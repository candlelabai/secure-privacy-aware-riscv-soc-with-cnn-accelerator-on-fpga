==> flow/design.v <==
`timescale 1ns / 1ps
package clk_params;
    localparam real INPUT_CLK_FREQUENCY_MHZ    =  100.000;
    localparam real INPUT_CLK_JITTER_PS        =   95.000;
    localparam real INPUT_CLK_JITTER_TO_PERIOD =    0.010;   
    localparam real INPUT_CLK_PERIOD_NS        = 1000.000 / INPUT_CLK_FREQUENCY_MHZ;
    localparam real MMCM_MUL   = 10.000;  
    localparam int  MMCM_DIV   = 1;       
    localparam real MMCM_DIV_0 = 20.000;  
    localparam real SYS_CLK_FREQUENCY_MHZ = (INPUT_CLK_FREQUENCY_MHZ / MMCM_DIV * MMCM_MUL) / MMCM_DIV_0;
    localparam real SYS_CLK_PERIOD_NS     = 1000.000 / SYS_CLK_FREQUENCY_MHZ;
    localparam int  PLL1_MUL   = 53;  
    localparam int  PLL1_DIV   = 5;   
    localparam real PLL1_DIV_0 = 10;  
    localparam real PLL1_FREQUENCY_MHZ = (INPUT_CLK_FREQUENCY_MHZ / PLL1_DIV * PLL1_MUL) / PLL1_DIV_0;
    localparam real PLL1_PERIOD_NS     = 1000.000 / PLL1_FREQUENCY_MHZ;
    localparam int  PLL2_MUL   = 19;  
    localparam int  PLL2_DIV   = 2;   
    localparam real PLL2_DIV_0 = 40;  
    localparam real PLL2_FREQUENCY_MHZ = (PLL1_FREQUENCY_MHZ / PLL2_DIV * PLL2_MUL) / PLL2_DIV_0;
    localparam real PLL2_PERIOD_NS     = 1000.000 / PLL2_FREQUENCY_MHZ;
    localparam real VGA_CLK_FREQUENCY_MHZ = PLL2_FREQUENCY_MHZ;
    localparam real VGA_CLK_PERIOD_NS     = PLL2_PERIOD_NS;
    localparam int  SIM_CYCLES_PER_SYS_CLK = int'(SYS_CLK_PERIOD_NS);
    localparam int  SIM_CYCLES_PER_VGA_CLK = int'(VGA_CLK_PERIOD_NS);
endpackage
`timescale 1ns / 1ps
package constants;
    localparam bit [31:0] MEMORY_START = 32'h0001_0000;
    localparam bit [31:0] MEMORY_SIZE  = 32'h0000_2000;
    localparam bit [31:0] LEDS_START = 32'h0008_0000;
    localparam bit [31:0] LEDS_SIZE  = 32'h0000_0001;
    localparam bit [31:0] BUTTONS_START = 32'h0008_1000;
    localparam bit [31:0] BUTTONS_SIZE  = 32'h0000_0001;
    localparam bit [31:0] SWITCHES_START = 32'h0008_2000;
    localparam bit [31:0] SWITCHES_SIZE  = 32'h0000_0001;
    localparam bit [31:0] SEGMENTS_START = 32'h0008_3000;
    localparam bit [31:0] SEGMENTS_SIZE  = 32'h0000_0001;
    localparam bit [31:0] UART_START = 32'h0008_4000;
    localparam bit [31:0] UART_SIZE  = 32'h0000_0001;
    localparam bit [31:0] TIMER_START = 32'h0008_5000;
    localparam bit [31:0] TIMER_SIZE  = 32'h0000_0005;
    localparam bit [31:0] VGA_START = 32'h0009_0000;
    localparam bit [31:0] VGA_SIZE  = 32'h0000_9600;  
    localparam bit [31:0] TEST_START = 32'h0012_0000;
    localparam bit [31:0] TEST_SIZE  = 32'h0000_0005;
    localparam bit [31:0] RESET_ADDRESS = 32'h0000_0000;
    localparam bit [31:0] NOP = 32'h00000013;
endpackage
`timescale 1ns / 1ps
package pipeline_status;
    typedef enum logic [3:0] {
        VALID,
        BUBBLE,
        FETCH_MISALIGNED,
        FETCH_FAULT,
        ILLEGAL_INSTRUCTION,
        LOAD_MISALIGNED,
        LOAD_FAULT,
        STORE_MISALIGNED,
        STORE_FAULT,
        ECALL,  
        EBREAK  
    } forwards_t;
    typedef enum logic [1:0] {
        READY,
        STALL,
        JUMP
    } backwards_t;
endpackage
module wishbone_led(
    input  logic clk,
    input  logic rst,
    input  logic [6:0] switches,   
    output logic [6:0] leds,
    input  logic [31:0] alu_result_in,
    input  logic        alu_valid_in
);
    logic [31:0] alu_result_store [0:63];
    logic [5:0]  result_index;
    logic [1:0] mode;
    always_ff @(posedge clk or posedge rst) begin
        if (rst) begin
            result_index <= 0;
        end else if (alu_valid_in) begin
            alu_result_store[result_index] <= alu_result_in;
            result_index <= result_index + 1;
        end
    end
    assign mode = switches[6:5];
    always_comb begin
        if (switches[4:0] < 64) begin
            leds = alu_result_store[switches[4:0]][6:0];
        end else begin
            leds = 7'h00; 
        end
    end
endmodule
Tool chain data of wishbone_led
Tool output for the design above, in the order of the flow. Lines are those of the file above, counted from 1. Operators carry their Yosys type and port widths (W data, S select, Z words). Cell names lack the library's common part. Not given: -

Top: wishbone_led. Clock input: clk. Library: sky130hd. Timing corner: tt_025C_1v80.

Word level
Counts by Yosys on the flattened word-level netlist (proc, flatten, opt, wreduce). Print and check cells are left out. Cells with the same type and inputs are merged into one.

Under elaborated cells stands 134. The entry for bits of input ports reads 42. The figure for flip-flop bits (word level) is 230. The entry for output and inout port bits reads 7.

Muxes and demuxes: 2. The entry for equal/unequal tests reads 62. The figure for reduce/logical cells is 34. The figure for add/sub/neg operators is 1. For order comparisons the number is 1. The entry for bitwise logic cells reads 1.

Operators by type and width (number): $pmux W7 S32 (1); $reduce_and A3 Y1 (32); $eq A6 B5 Y1 const B (16); $eq A5 B5 Y1 const B (16); $eq A6 B4 Y1 const B (8); $eq A5 B4 Y1 const B (8); $eq A6 B3 Y1 const B (4); $eq A5 B3 Y1 const B (4); $eq A6 B2 Y1 const B (2); $eq A5 B2 Y1 const B (2); $lt A5 B7 Y1 const B (1); $mux W7 (1); $add A6 B1 Y6 const B (1); $eq A6 B1 Y1 const B (1); $logic_not A6 Y1 (1); $eq A5 B1 Y1 const B (1); $logic_not A5 Y1 (1); $not A1 Y1 (1).

Longest topological paths
Depth = most cells in a row (Yosys ltp): at word level without a register or memory, in the mapped netlist without a sequential cell, where the memories' decode and read muxes count.

Under depth in word-level cells stands 3. Under ABC_AREA stands 0. For depth in mapped cells the number is 9. For gate-level depth less buffers the number is 5.

Netlist
Yosys stat after the flow's synthesis: flattened, memories mapped to cells. It holds for the ABC_AREA given above (unset counts as 0); a run with the other value may have another netlist.

For mapped area the number is 9521.6 um2. For mapped flip-flops the number is 230. The entry for mapped cells reads 633. Under buffers stands 42. The entry for sequential part of the area reads 6876.6 um2.

Cell types: edfxtp_1 (number 224, area in all 6.73E+03 um2); a22oi_1 (number 28, area in all 210.202 um2); nand3_1 (number 41, area in all 205.197 um2); mux2_2 (number 18, area in all 202.694 um2); dfrtp_1 (number 6, area in all 150.144 um2); a22o_1 (number 17, area in all 148.893 um2); and2_1 (number 18, area in all 112.608 um2); and3b_1 (number 12, area in all 105.101 um2); clkbuf_1 (number 27, area in all 101.347 um2); nor2_1 (number 27, area in all 101.347 um2); o21ai_0 (number 17, area in all 85.082 um2); nand2_1 (number 21, area in all 78.826 um2); nor3b_1 (number 10, area in all 75.072 um2); mux2i_1 (number 7, area in all 70.067 um2); a211oi_1 (number 9, area in all 67.565 um2); and3_1 (number 10, area in all 62.56 um2); nor2b_1 (number 10, area in all 62.56 um2); and4b_1 (number 6, area in all 60.058 um2).

Other cell types: 38; their cells: 125.

Worst setup path after synthesis
Source: OpenSTA report_checks on the synthesized netlist (no wires, ideal clock, input and output delay 20% of the period each), path of least setup slack; recovery checks are left aside. Register names are those of the netlist, which keeps one name where synthesis merged equal registers.

Kind: input port to output port. From: in switches[3]. To: out leds[4]. The figure for buffers on the path is 3. The figure for input delay is 1.174 ns. Arrival: 2.856 ns. For time at the first pin the number is 1.174 ns. The entry for path slack reads 1.840 ns. The figure for required time is 4.696 ns. Stages: 8. Under period stands 5.87 ns. External output delay: 1.174 ns. Under path delay stands 1.682 ns. Synthesis period reached: 4.03 ns.

"path delay" is the arrival time less input delay plus setup time. A path that ends at an output port has no setup time. "stages": output pins that drive a net of the path, with the launching flip-flop's if there is one; two outputs of one cell count as two. "synthesis period reached" = period - worst setup slack (recovery checks aside). The figure is calculated, with input and output delays left at 20% of the set period. The rows between start and end are the longest chain of elaborated cells between them; the timing report does not say that the signal goes this way. Where chains are equally long, one stands for them. Each line given opens the expression or statement behind the cell; cells for indexed reads and writes are added by Yosys, which also makes memories of some case tables.

Path through: buf_2 clkbuf_1 clkbuf_1 mux2_2 a22oi_1 nand2_1 nor4_1 a31oi_1. Under length of the longest elaborated chain stands 3. For elaborated cells between the ends (all ways) the number is 35. The figure for source lines of those cells is 2. Classes of those cells: 1 x compare; 31 x eq/ne; 2 x mux; 1 x reduce/logical.

RTL lines, path post-synthesis: start: declaration (RTL line 74) `input  logic [6:0] switches,`; $eq A5 B5 Y1 (RTL line 93) `leds = alu_result_store[switches[4:0]][6:0];`; $pmux W7 S32 (RTL line 93); $mux W7 (RTL line 92) `if (switches[4:0] < 64) begin`; end: declaration (RTL line 75) `output logic [6:0] leds,`.

Worst path after layout
From the final timing report of run 1: the path of least setup slack in the routed layout; clock arrival at registers is part of the times.

Kind: input port to output port. From: in switches[1]. To: out leds[4]. The entry for path slack reads 0.03 ns. The figure for input delay is 0.79 ns. Stages: 9. Under period stands 3.95 ns. Arrival: 3.13 ns. For time at the first pin the number is 0.79 ns. The figure for buffers on the path is 4. The figure for required time is 3.16 ns. External output delay: 0.79 ns.

The rows between start and end are the longest chain of elaborated cells between them; the timing report does not say that the signal goes this way. Where chains are equally long, one stands for them.

Path through: clkbuf_2 buf_2 and3_1 buf_2 a22oi_1 o221ai_1 nor4_4 a31oi_1 dlygate4sd2_1. Under length of the longest elaborated chain stands 3. For elaborated cells between the ends (all ways) the number is 35. The figure for source lines of those cells is 2. Classes of those cells: 1 x compare; 31 x eq/ne; 2 x mux; 1 x reduce/logical.

RTL lines, path after layout: start: declaration (RTL line 74) `input  logic [6:0] switches,`; $eq A5 B5 Y1 (RTL line 93) `leds = alu_result_store[switches[4:0]][6:0];`; $pmux W7 S32 (RTL line 93); $mux W7 (RTL line 92) `if (switches[4:0] < 64) begin`; end: declaration (RTL line 75) `output logic [6:0] leds,`.

Wiki page: wishbone_led / flow data

Flow measurements of wishbone_led on sky130hd: 2 stored runs with different settings, listed in no order. Input and output delays are each 20% of the period that was set; the output load is 0.01 pF. "achieved period" is the run's clock period less its worst setup slack. It is reckoned from that one timing run; input and output delays stay at 20% of the period that was set. "allowed time less slack (worst setup path)" = time allowed to the worst setup path (clock period - input delay - output delay, where it has them) - its slack; a late launch clock adds to it, a late capture clock takes from it.

Files of run 1:
==> flow/run.sh <==
#!/bin/bash
# the make line also repeats the synthesis and layout settings of config.mk as NAME=value (left out here)
make -C /OpenROAD-flow-scripts/flow DESIGN_CONFIG=/design/flow/config.mk WORK_HOME=/design/flow/orfs CLKGATE_MAP_FILE= finish
==> flow/config.mk <==
export PLATFORM = sky130hd
export DESIGN_NAME = wishbone_led
export DESIGN_NICKNAME = wishbone_led
export VERILOG_FILES = /design/flow/design.v
export SDC_FILE = /design/flow/constraint.sdc
export NUM_CORES = 4
export LEC_CHECK = 0
export ABC_AREA = 0
export CAP_MARGIN = 15
export CELL_PAD_IN_SITES_DETAIL_PLACEMENT = 1
export CORE_ASPECT_RATIO = 0.71
export CORE_MARGIN = 4
export CORE_UTILIZATION = 61
export CTS_CLUSTER_SIZE = 40
export GPL_ROUTABILITY_DRIVEN = 1
export GPL_TIMING_DRIVEN = 0
export HOLD_SLACK_MARGIN = 0.08
export MAX_ROUTING_LAYER = met5
export SETUP_SLACK_MARGIN = -0.03
export SLEW_MARGIN = 20
==> flow/constraint.sdc <==
create_clock -name core_clock -period 3.95 [get_ports {clk}]
set_input_delay 0.7900 -clock core_clock [delete_from_list [all_inputs] [get_ports {clk}]]
set_output_delay 0.7900 -clock core_clock [all_outputs]
set_load 0.01 [all_outputs]

Results of run 1. The post-route worst hold slack stands at 0.503 ns. The area of the die is 17,701.5 um2. The post-route setup TNS stands at 0.000 ns. The achieved period comes to 3.924 ns. The utilization of the finished layout is 71.4%. The allowed time less slack (worst setup path) stands at 2.34 ns. Worst setup path kind: input port to output port. For the synthesis area the run shows 9,521.6 um2. The setup slack of the worst path is 0.026 ns.

Files of run 2:
==> flow/run.sh <==
#!/bin/bash
# the make line also repeats the synthesis and layout settings of config.mk as NAME=value (left out here)
make -C /OpenROAD-flow-scripts/flow DESIGN_CONFIG=/design/flow/config.mk WORK_HOME=/design/flow/orfs CLKGATE_MAP_FILE= finish
==> flow/config.mk <==
export PLATFORM = sky130hd
export DESIGN_NAME = wishbone_led
export DESIGN_NICKNAME = wishbone_led
export VERILOG_FILES = /design/flow/design.v
export SDC_FILE = /design/flow/constraint.sdc
export NUM_CORES = 4
export LEC_CHECK = 0
export CAP_MARGIN = 20
export CORE_MARGIN = 2
export CORE_UTILIZATION = 40
export SLEW_MARGIN = 20
==> flow/constraint.sdc <==
create_clock -name core_clock -period 3.73 [get_ports {clk}]
set_input_delay 0.7460 -clock core_clock [delete_from_list [all_inputs] [get_ports {clk}]]
set_output_delay 0.7460 -clock core_clock [all_outputs]
set_load 0.01 [all_outputs]

Results of run 2. The post-route worst hold slack stands at 0.495 ns. The area of the die is 25,054.1 um2. The post-route setup TNS stands at 0.000 ns. The achieved period comes to 3.651 ns. The utilization of the finished layout is 49.1%. The allowed time less slack (worst setup path) stands at 2.16 ns. Worst setup path kind: input port to output port. For the synthesis area the run shows 9,521.6 um2. The setup slack of the worst path is 0.079 ns.
