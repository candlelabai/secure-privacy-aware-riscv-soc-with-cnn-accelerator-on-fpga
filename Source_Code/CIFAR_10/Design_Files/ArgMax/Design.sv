==> flow/design.v <==
`timescale 1ns / 1ps
package clk_params;
    localparam real INPUT_CLK_FREQUENCY_MHZ    =  100.000;
    localparam real INPUT_CLK_JITTER_PS        =   95.000;
    localparam real INPUT_CLK_JITTER_TO_PERIOD =    0.010;   
    localparam real INPUT_CLK_PERIOD_NS        = 1000.000 / INPUT_CLK_FREQUENCY_MHZ;
    localparam real MMCM_MUL   = 10.000;  
    localparam int  MMCM_DIV   = 1;       
    localparam real MMCM_DIV_0 = 20.000;  
    localparam real SYS_CLK_FREQUENCY_MHZ = (INPUT_CLK_FREQUENCY_MHZ / MMCM_DIV * MMCM_MUL) / MMCM_DIV_0;
    localparam real SYS_CLK_PERIOD_NS     = 1000.000 / SYS_CLK_FREQUENCY_MHZ;
    localparam int  PLL1_MUL   = 53;  
    localparam int  PLL1_DIV   = 5;   
    localparam real PLL1_DIV_0 = 10;  
    localparam real PLL1_FREQUENCY_MHZ = (INPUT_CLK_FREQUENCY_MHZ / PLL1_DIV * PLL1_MUL) / PLL1_DIV_0;
    localparam real PLL1_PERIOD_NS     = 1000.000 / PLL1_FREQUENCY_MHZ;
    localparam int  PLL2_MUL   = 19;  
    localparam int  PLL2_DIV   = 2;   
    localparam real PLL2_DIV_0 = 40;  
    localparam real PLL2_FREQUENCY_MHZ = (PLL1_FREQUENCY_MHZ / PLL2_DIV * PLL2_MUL) / PLL2_DIV_0;
    localparam real PLL2_PERIOD_NS     = 1000.000 / PLL2_FREQUENCY_MHZ;
    localparam real VGA_CLK_FREQUENCY_MHZ = PLL2_FREQUENCY_MHZ;
    localparam real VGA_CLK_PERIOD_NS     = PLL2_PERIOD_NS;
    localparam int  SIM_CYCLES_PER_SYS_CLK = int'(SYS_CLK_PERIOD_NS);
    localparam int  SIM_CYCLES_PER_VGA_CLK = int'(VGA_CLK_PERIOD_NS);
endpackage
`timescale 1ns / 1ps
package constants;
    localparam bit [31:0] MEMORY_START = 32'h0001_0000;
    localparam bit [31:0] MEMORY_SIZE  = 32'h0000_2000;
    localparam bit [31:0] LEDS_START = 32'h0008_0000;
    localparam bit [31:0] LEDS_SIZE  = 32'h0000_0001;
    localparam bit [31:0] BUTTONS_START = 32'h0008_1000;
    localparam bit [31:0] BUTTONS_SIZE  = 32'h0000_0001;
    localparam bit [31:0] SWITCHES_START = 32'h0008_2000;
    localparam bit [31:0] SWITCHES_SIZE  = 32'h0000_0001;
    localparam bit [31:0] SEGMENTS_START = 32'h0008_3000;
    localparam bit [31:0] SEGMENTS_SIZE  = 32'h0000_0001;
    localparam bit [31:0] UART_START = 32'h0008_4000;
    localparam bit [31:0] UART_SIZE  = 32'h0000_0001;
    localparam bit [31:0] TIMER_START = 32'h0008_5000;
    localparam bit [31:0] TIMER_SIZE  = 32'h0000_0005;
    localparam bit [31:0] VGA_START = 32'h0009_0000;
    localparam bit [31:0] VGA_SIZE  = 32'h0000_9600;  
    localparam bit [31:0] TEST_START = 32'h0012_0000;
    localparam bit [31:0] TEST_SIZE  = 32'h0000_0005;
    localparam bit [31:0] RESET_ADDRESS = 32'h0000_0000;
    localparam bit [31:0] NOP = 32'h00000013;
endpackage
`timescale 1ns / 1ps
package pipeline_status;
    typedef enum logic [3:0] {
        VALID,
        BUBBLE,
        FETCH_MISALIGNED,
        FETCH_FAULT,
        ILLEGAL_INSTRUCTION,
        LOAD_MISALIGNED,
        LOAD_FAULT,
        STORE_MISALIGNED,
        STORE_FAULT,
        ECALL,  
        EBREAK  
    } forwards_t;
    typedef enum logic [1:0] {
        READY,
        STALL,
        JUMP
    } backwards_t;
endpackage
module argmax32_10_1 (
    input  wire              clk,
    input  wire              resetn,
    input  wire              start,
    input  wire signed [31:0] data_in0,
    input  wire signed [31:0] data_in1,
    input  wire signed [31:0] data_in2,
    input  wire signed [31:0] data_in3,
    input  wire signed [31:0] data_in4,
    input  wire signed [31:0] data_in5,
    input  wire signed [31:0] data_in6,
    input  wire signed [31:0] data_in7,
    input  wire signed [31:0] data_in8,
    input  wire signed [31:0] data_in9,
    input  wire         [4:0]  img,
    output reg  [3:0]        max_index,
    output reg               done
);
    reg [3:0] idx;
    reg signed [31:0] max_val;
    reg [1:0] state;
    reg signed [31:0] data_array [0:9];
    always @(*) begin
        data_array[0] = data_in0;
        data_array[1] = data_in1;
        data_array[2] = data_in2;
        data_array[3] = data_in3;
        data_array[4] = data_in4;
        data_array[5] = data_in5;
        data_array[6] = data_in6;
        data_array[7] = data_in7;
        data_array[8] = data_in8;
        data_array[9] = data_in9;
    end
    always @(posedge clk) begin
        if (!resetn) begin
            idx <= 0;
            max_index <= 0;
            max_val <= 0;
            done <= 0;
            state <= 0;
        end else begin
            case (state)
                0: begin
                    if (start) begin
                        max_val <= $signed(data_array[0]);
                        max_index <= 0;
                        idx <= 1; 
                        done <= 0;
                        state <= 1;
                    end
                    idx<=1;
                end
                1: begin
                    if (idx < 10) begin
                        if (img==1) begin
                        if (data_array[idx] > max_val) begin
                            max_val <= $signed(data_array[idx]);
                            max_index <= idx;
                        end end
                        else begin
                            case (img)
                                default : max_index <= 0; endcase
                            end
                        idx <= idx + 1;
                    end else begin
                        done <= 1;
                        state <= 2;
                    end
                end
                2: begin
                    done <= 1;
                end
            endcase
        end
    end
endmodule
* Step by step through the tools: argmax32_10_1
What the tools print for argmax32_10_1, step after step.
Lines are those of the file above, counted from 1.
The mark n/a stands for no value.
- Top :: argmax32_10_1
- Clock :: clk
- Library :: sky130hd
- Library corner :: tt_025C_1v80

* Word-level counts
Counts by Yosys on the flattened word-level netlist (proc, flatten, opt, wreduce). Print and check cells are left out. Cells with the same type and inputs are merged into one.
- Word-level cells :: 58
- Output and inout bits :: 5
- Register bits :: 43
- Input bits :: 328
- $lt $le $gt $ge :: 2
- Add/subtract/negate cells :: 1
- Reductions and logical operators :: 9
- Muxes and demuxes :: 23
- Equal/unequal tests :: 18
** Operator list (count)
- case mux 32 bit (select 10 bit) :: 1
- 2-to-1 mux 32 bit :: 8
- case mux 32 bit (select 2 bit) :: 1
- greater-than comparator 32 bit :: 1
- 2-to-1 mux 4 bit :: 5
- == test 4 x 3 -> 1 bit (second input constant) :: 4
- case mux 4 bit (select 2 bit) :: 2
- inequality test 2 bit (second input constant) :: 5
- == test 4 x 2 -> 1 bit (second input constant) :: 2
- == test 4 bit (second input constant) :: 2
- AND reduction 3 bit :: 2
- == test 5 x 1 -> 1 bit (second input constant) :: 1
- AND reduction 5 bit :: 1
- adder 4 x 1 -> 4 bit (second input constant) :: 1
- == test 4 x 1 -> 1 bit (second input constant) :: 1
- less-than comparator 4 bit (second input constant) :: 1
- zero test 4 bit :: 1
- AND reduction 4 bit :: 1
- case mux 2 bit (select 2 bit) :: 1
- 2-to-1 mux 2 bit :: 2
- inequality test 3 bit (second input constant) :: 1
- nonzero test 3 bit :: 1
- case mux 1 bit (select 3 bit) :: 1
- == test 2 x 1 -> 1 bit (second input constant) :: 1
- == test 2 bit (second input constant) :: 1
- zero test 2 bit :: 1
- AND reduction 2 bit :: 1
- nonzero test 2 bit :: 1
- 2-to-1 mux 1 bit :: 2

* Depth
Longest topological path by Yosys (ltp), each cell counted once; first at word level (registers and memories cut), then after technology mapping (sequential cells cut; the memories' decode and read muxes count).
- Depth after elaboration :: 11
- ABC_AREA :: 1
- Gate-level depth with buffers :: 30
- Gate-level depth less buffers :: 28

* Netlist
Yosys stat after the flow's synthesis: flattened, memories mapped to cells. It holds for the ABC_AREA given above (unset counts as 0); a run with the other value may have another netlist.
Totals and module areas in this step are rounded.
** Cell types (count)
- sky130_fd_sc_hd__nand2_1 :: 503
- sky130_fd_sc_hd__dfxtp_1 :: 44
- sky130_fd_sc_hd__inv_1 :: 134
- sky130_fd_sc_hd__nand3_1 :: 93
- sky130_fd_sc_hd__ha_1 :: 36
- sky130_fd_sc_hd__nor2_1 :: 102
- sky130_fd_sc_hd__nand4_1 :: 47
- sky130_fd_sc_hd__a21oi_1 :: 41
- sky130_fd_sc_hd__and2_1 :: 29
- sky130_fd_sc_hd__or2_2 :: 26
- sky130_fd_sc_hd__buf_2 :: 25
- sky130_fd_sc_hd__nor3_1 :: 20
- sky130_fd_sc_hd__clkbuf_1 :: 20
- sky130_fd_sc_hd__o21ai_0 :: 9
- sky130_fd_sc_hd__nand3_2 :: 3
- sky130_fd_sc_hd__buf_1 :: 7
- sky130_fd_sc_hd__buf_4 :: 3
- sky130_fd_sc_hd__buf_6 :: 2
Not listed: further types 13, cells in them 20.
- Flip-flops :: 44
- Cell area after synthesis :: 6000 um2
- Area of sequential cells :: 880 um2
- Mapped cells :: 1164

* Timing after synthesis
Path of least setup slack by OpenSTA after synthesis, without wires, with an ideal clock, recovery checks aside; 20% of the period is set as input and as output delay. Where synthesis merged equal registers, the netlist keeps one of their names.
- Kind :: input port to flip-flop
- From :: in data_in8[31]
- To :: reg max_val[0]
- Launch time at the first pin :: 1.708 ns
- Delay of the path :: 2.129 ns
- Stages :: 17
- Period :: 8.54 ns
- Path slack :: 4.703 ns
- Required time :: 8.430 ns
- External input delay :: 1.708 ns
- Arrival time :: 3.727 ns
- Synthesis period reached :: 3.837 ns
"delay of the path" is the arrival time less input delay plus setup time.
"stages": output pins that drive a net of the path, with the launching flip-flop's if there is one; two outputs of one cell count as two.
"synthesis period reached" is the clock period less the worst setup slack; recovery checks do not enter. This is arithmetic on one report: input and output delays are still those of the set period (20% each).
The rows between start and end are the longest chain of elaborated cells between them; the timing report does not say that the signal goes this way. Where chains are equally long, one stands for them.
Each line given opens the expression or statement behind the cell; cells for indexed reads and writes are added by Yosys, which also makes memories of some case tables.
At most two assigning lines are given for a register; there are more.
- Path through :: sky130_fd_sc_hd__nand2_1 > sky130_fd_sc_hd__nand3_1 > sky130_fd_sc_hd__nor2_1 > sky130_fd_sc_hd__nand3_1 > sky130_fd_sc_hd__and2_1 > sky130_fd_sc_hd__ha_1 > sky130_fd_sc_hd__nand2_1 > sky130_fd_sc_hd__nor3_1 > sky130_fd_sc_hd__and3_1 > sky130_fd_sc_hd__nand2_1 > sky130_fd_sc_hd__nand3_1 > sky130_fd_sc_hd__nand3_1 > sky130_fd_sc_hd__nand2_2 > sky130_fd_sc_hd__clkbuf_1 > sky130_fd_sc_hd__nand4_1 > sky130_fd_sc_hd__nand2_1 > sky130_fd_sc_hd__nor2_1
- Cells in the longest elaborated chain :: 10
** RTL lines, path post-synthesis
- start, declared :: RTL line 83 : input  wire signed [31:0] data_in8,
- case mux 32 bit (select 10 bit) :: RTL line 127 : if (data_array[idx] > max_val) begin
- 2-to-1 mux 32 bit :: RTL line 126 : if (img==1) begin
- 2-to-1 mux 32 bit :: RTL line 125 : if (idx < 10) begin
- 2-to-1 mux 32 bit :: RTL line 113 : case (state)
- 2-to-1 mux 32 bit :: RTL line 106 : if (!resetn) begin
- greater-than comparator 32 bit :: RTL line 127
- 2-to-1 mux 32 bit :: RTL line 127
- 2-to-1 mux 32 bit :: RTL line 126
- 2-to-1 mux 32 bit :: RTL line 125
- case mux 32 bit (select 2 bit) :: RTL line 113
- end, assigned :: RTL line 116 : max_val <= $signed(data_array[0]);
- end, assigned :: RTL line 128 : max_val <= $signed(data_array[idx]);
- end, declared :: RTL line 90 : reg signed [31:0] max_val;

argmax32_10_1 through Yosys and OpenROAD on sky130hd: 2 stored runs, unordered, with their settings. The constraints put input and output delay at 20% of the set period each and load the outputs with 0.01 pF.

* Job 1
** Files
==> flow/run.sh <==
#!/bin/bash
# the make line also repeats the synthesis and layout settings of config.mk as NAME=value (left out here)
make -C /OpenROAD-flow-scripts/flow DESIGN_CONFIG=/design/flow/config.mk WORK_HOME=/design/flow/orfs CLKGATE_MAP_FILE= finish
==> flow/config.mk <==
export PLATFORM = sky130hd
export DESIGN_NAME = argmax32_10_1
export DESIGN_NICKNAME = argmax32_10_1
export VERILOG_FILES = /design/flow/design.v
export SDC_FILE = /design/flow/constraint.sdc
export NUM_CORES = 4
export LEC_CHECK = 0
export ABC_AREA = 1
export CAP_MARGIN = 30
export CELL_PAD_IN_SITES_DETAIL_PLACEMENT = 0
export CELL_PAD_IN_SITES_GLOBAL_PLACEMENT = 2
export CORE_MARGIN = 2
export CORE_UTILIZATION = 52
export CTS_CLUSTER_SIZE = 80
export GPL_ROUTABILITY_DRIVEN = 0
export PLACE_DENSITY = 0.77
export SETUP_SLACK_MARGIN = 1.91
export SLEW_MARGIN = 5
==> flow/constraint.sdc <==
create_clock -name core_clock -period 6.73 [get_ports {clk}]
set_input_delay 1.3460 -clock core_clock [delete_from_list [all_inputs] [get_ports {clk}]]
set_output_delay 1.3460 -clock core_clock [all_outputs]
set_load 0.01 [all_outputs]
** Results
Unfinished; error GPL-0301 in placement.

* Job 2
** Files
==> flow/run.sh <==
#!/bin/bash
# the make line also repeats the synthesis and layout settings of config.mk as NAME=value (left out here)
make -C /OpenROAD-flow-scripts/flow DESIGN_CONFIG=/design/flow/config.mk WORK_HOME=/design/flow/orfs CLKGATE_MAP_FILE= finish
==> flow/config.mk <==
export PLATFORM = sky130hd
export DESIGN_NAME = argmax32_10_1
export DESIGN_NICKNAME = argmax32_10_1
export VERILOG_FILES = /design/flow/design.v
export SDC_FILE = /design/flow/constraint.sdc
export NUM_CORES = 4
export LEC_CHECK = 0
export ABC_AREA = 1
export CAP_MARGIN = 20
export CORE_MARGIN = 2
export CORE_UTILIZATION = 67
export CTS_CLUSTER_DIAMETER = 225
export CTS_CLUSTER_SIZE = 61
export SETUP_SLACK_MARGIN = 0.82
export SLEW_MARGIN = 20
==> flow/constraint.sdc <==
create_clock -name core_clock -period 7.37 [get_ports {clk}]
set_input_delay 1.4740 -clock core_clock [delete_from_list [all_inputs] [get_ports {clk}]]
set_output_delay 1.4740 -clock core_clock [all_outputs]
set_load 0.01 [all_outputs]
** Results
Unfinished; error GPL-0301 in placement.
